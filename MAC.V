==> flow/design.v <==
module accumulator(x,y,clr,clk,ld);
  input[7:0] x;
  output reg[9:0] y;
  input clr,clk,ld;
  always@(posedge clk )
    begin
       if(clr)y<=10'b00000000;
       else if(ld) y<=y+x;
    end    
endmodule
module MAC(w,x,o,clk,load,clear);
  input[3:0]w,x;
  input clk;
  input clear;
  input load;
  wire[7:0] mulw;
  output [9:0] o;
  accumulator A(mulw,o,clear,clk,load);
  multiplier M(w,x,mulw);  
endmodule  
From RTL to reports: accumulator
Tool output for the design above, in the order of the flow.
Lines are those of the file above, counted from 1.
Cell names lack the library's common part.
A cell with -- has no value.

inputs
  design top = accumulator
  clock = clk
  cell library = sky130hd
  timing corner = tt_025C_1v80

Word level
Source: Yosys, flattened and elaborated, memories not mapped. Widths are those after wreduce; folded enables and synchronous resets count as part of the registers. Registers that Yosys merges into a memory's read port (data or address) are not register bits. Print and check cells do not count. Equal cells are merged and count once.

bit counts
  register bits = 10
  bits in latches = 0
  memory bits (writable) = 0
  bits in read-only memories = 0
  clocked read ports x word width = 0
  memory cells = 0
  input bits = 11
  output and inout bits = 10
  word-level cells = 2

operators by class
  $add $sub $neg = 1
  multiply operators = 0
  div/mod/pow operators = 0
  $lt $le $gt $ge = 0
  equality and inequality tests = 0
  shift operators = 0
  muxes and demuxes = 0
  bitwise logic cells = 0
  reduce/logical cells = 0

operator list
  kind                                      count
  10-bit by 8-bit adder with 10-bit output  1

Depth
Longest topological path by Yosys (ltp), each cell counted once; first at word level (registers and memories cut), then after technology mapping (sequential cells cut; the memories' decode and read muxes count).

logic depth
  depth in word-level cells = 1
  ABC_AREA = 0
  depth in mapped cells = 8
  mapped depth without buffers = 8

Mapped cells and area
Source: synth_stat.txt of the flow (Yosys; design flattened, memories mapped). It holds for the ABC_AREA given above (unset counts as 0); a run with the other value may have another netlist.

cell types
  cell type  count
  dfxtp_1    10
  ha_1       8
  mux2i_1    4
  nor2_1     10
  nor2b_1    4
  mux2_1     2
  fa_1       1
  o21ai_0    4
  inv_1      5
  nand2b_1   3
  o31a_1     2
  xnor2_1    2
  a21oi_1    3
  o21a_1     2
  nand2_1    3
  a21oi_2    1
  o21a_2     1
  o21ai_2    1

Other cell types: 17; their cells: 18.

mapped netlist
  mapped cells = 84
  mapped area = 726.9 µm²
  sequential part of the area = 200.2 µm²
  mapped flip-flops = 10
  buffer cells = 3

Timing after synthesis
Path of least setup slack by OpenSTA after synthesis, without wires, with an ideal clock, recovery checks aside; 20% of the period is set as input and as output delay. Where synthesis merged equal registers, the netlist keeps one of their names.

timing path after synthesis
  path kind = in2reg
  start = in x[0]
  end = reg y[8]
  clock period = 3430 ps
  input delay = 686 ps
  arrival time = 2099 ps
  required time = 3307 ps
  slack = 1208 ps
  delay of the path = 1536 ps
  stages = 8
  synthesis period reached = 2222 ps

"delay of the path" is the arrival time less input delay plus setup time.
"stages": output pins that drive a net of the path, with the launching flip-flop's if there is one; two outputs of one cell count as two.
"synthesis period reached" = period - worst setup slack (recovery checks aside). The figure is calculated, with input and output delays left at 20% of the set period.
The rows between start and end are the longest chain of elaborated cells between them; the timing report does not say that the signal goes this way. Where chains are equally long, one stands for them.
Each line given opens the expression or statement behind the cell; cells for indexed reads and writes are added by Yosys, which also makes memories of some case tables.

on the way, after synthesis
  cell sequence = ha_1 > inv_1 > fa_1 > nor2b_1 > o31a_1 > o21ai_2 > a31oi_1 > mux2_1
  cells in the longest elaborated chain = 1

ends and longest elaborated chain, after synthesis
  element                                   RTL line  RTL
  start, declared                           2         input[7:0] x;
  10-bit by 8-bit adder with 10-bit output  8         else if(ld) y<=y+x;
  end, assigned                             7         if(clr)y<=10'b00000000;
  end, assigned                             8
  end, declared                             3         output reg[9:0] y;

Timing after layout
Path of least setup slack in the final report of job 1 (OpenROAD, finished layout, wires in). Where an end is a register, its clock arrival counts in the times.
The path's times are printed in steps of 10 ps; the period is the one set.

timing path after layout
  path kind = reg2reg
  start = reg y[1]
  end = reg y[8]
  clock period = 1230 ps
  arrival time = 2020 ps
  required time = 1370 ps
  slack = -650 ps
  stages = 8

The rows between start and end are the longest chain of elaborated cells between them; the timing report does not say that the signal goes this way. Where chains are equally long, one stands for them.

on the way, after layout
  cell sequence = dfxtp_2 > inv_1 > fa_2 > nor2b_2 > o31a_1 > o21ai_2 > a31oi_2 > mux2_4
  cells in the longest elaborated chain = 1

ends and longest elaborated chain, after layout
  element                                   RTL line  RTL
  start, declared                           3         output reg[9:0] y;
  start, assigned                           7         if(clr)y<=10'b00000000;
  start, assigned                           8         else if(ld) y<=y+x;
  10-bit by 8-bit adder with 10-bit output  8
  end, assigned                             7
  end, assigned                             8
  end, declared                             3

Measured results for accumulator: 2 stored runs of the Yosys and OpenROAD flow on sky130hd. The settings differ; the order carries no meaning. The constraints put input and output delay at 20% of the set period each and load the outputs with 0.01 pF.
"allowed time less slack (worst setup path)" is the time allowed to the run's worst setup path (the clock period less input and output delay, where it has them) less its slack. Clock arrival times count: a late capture clock shortens it, a late launch clock lengthens it.
By "total power after layout" is meant OpenSTA's value without simulated activity: inputs other than the clock are taken to toggle once in ten clock periods, and the tool carries that through the logic.
"allowed time less slack (worst setup path)" is known to 10 ps.
Among the settings, n/a means not set for that run.

item                                             job 1    job 2
period_ns                                        1.23     1.44
CORE_UTILIZATION                                 15       23
SETUP_SLACK_MARGIN                               0.3      0.07
PLACE_DENSITY_LB_ADDON                           0.22     n/a
CORE_ASPECT_RATIO                                0.59     n/a
CELL_PAD_IN_SITES_GLOBAL_PLACEMENT               0        n/a
CELL_PAD_IN_SITES_DETAIL_PLACEMENT               1        n/a
CAP_MARGIN                                       25       20
MIN_ROUTING_LAYER                                met2     n/a
MAX_ROUTING_LAYER                                met4     met4
CORE_MARGIN                                      2        2
SLEW_MARGIN                                      20       20
TNS_END_PERCENT                                  n/a      85
GPL_ROUTABILITY_DRIVEN                           n/a      0
CTS_CLUSTER_SIZE                                 n/a      74
CTS_CLUSTER_DIAMETER                             n/a      306
post-layout utilization                          0.338    0.443
setup slack of the worst path (ps)               -653     -421
allowed time less slack (worst setup path) (ps)  1880     1860
critical path kind                               reg2reg  reg2reg
worst-case hold slack (ps)                       543      551
total power after layout (mW)                    1.693    1.196
area of the die (µm²)                            5438.4   3626.4
Yosys chip area after synthesis (µm²)            726.9    726.9
standard-cell area after layout (µm²)            1575.3   1340.0
total negative slack (ps)                        -3875    -1555
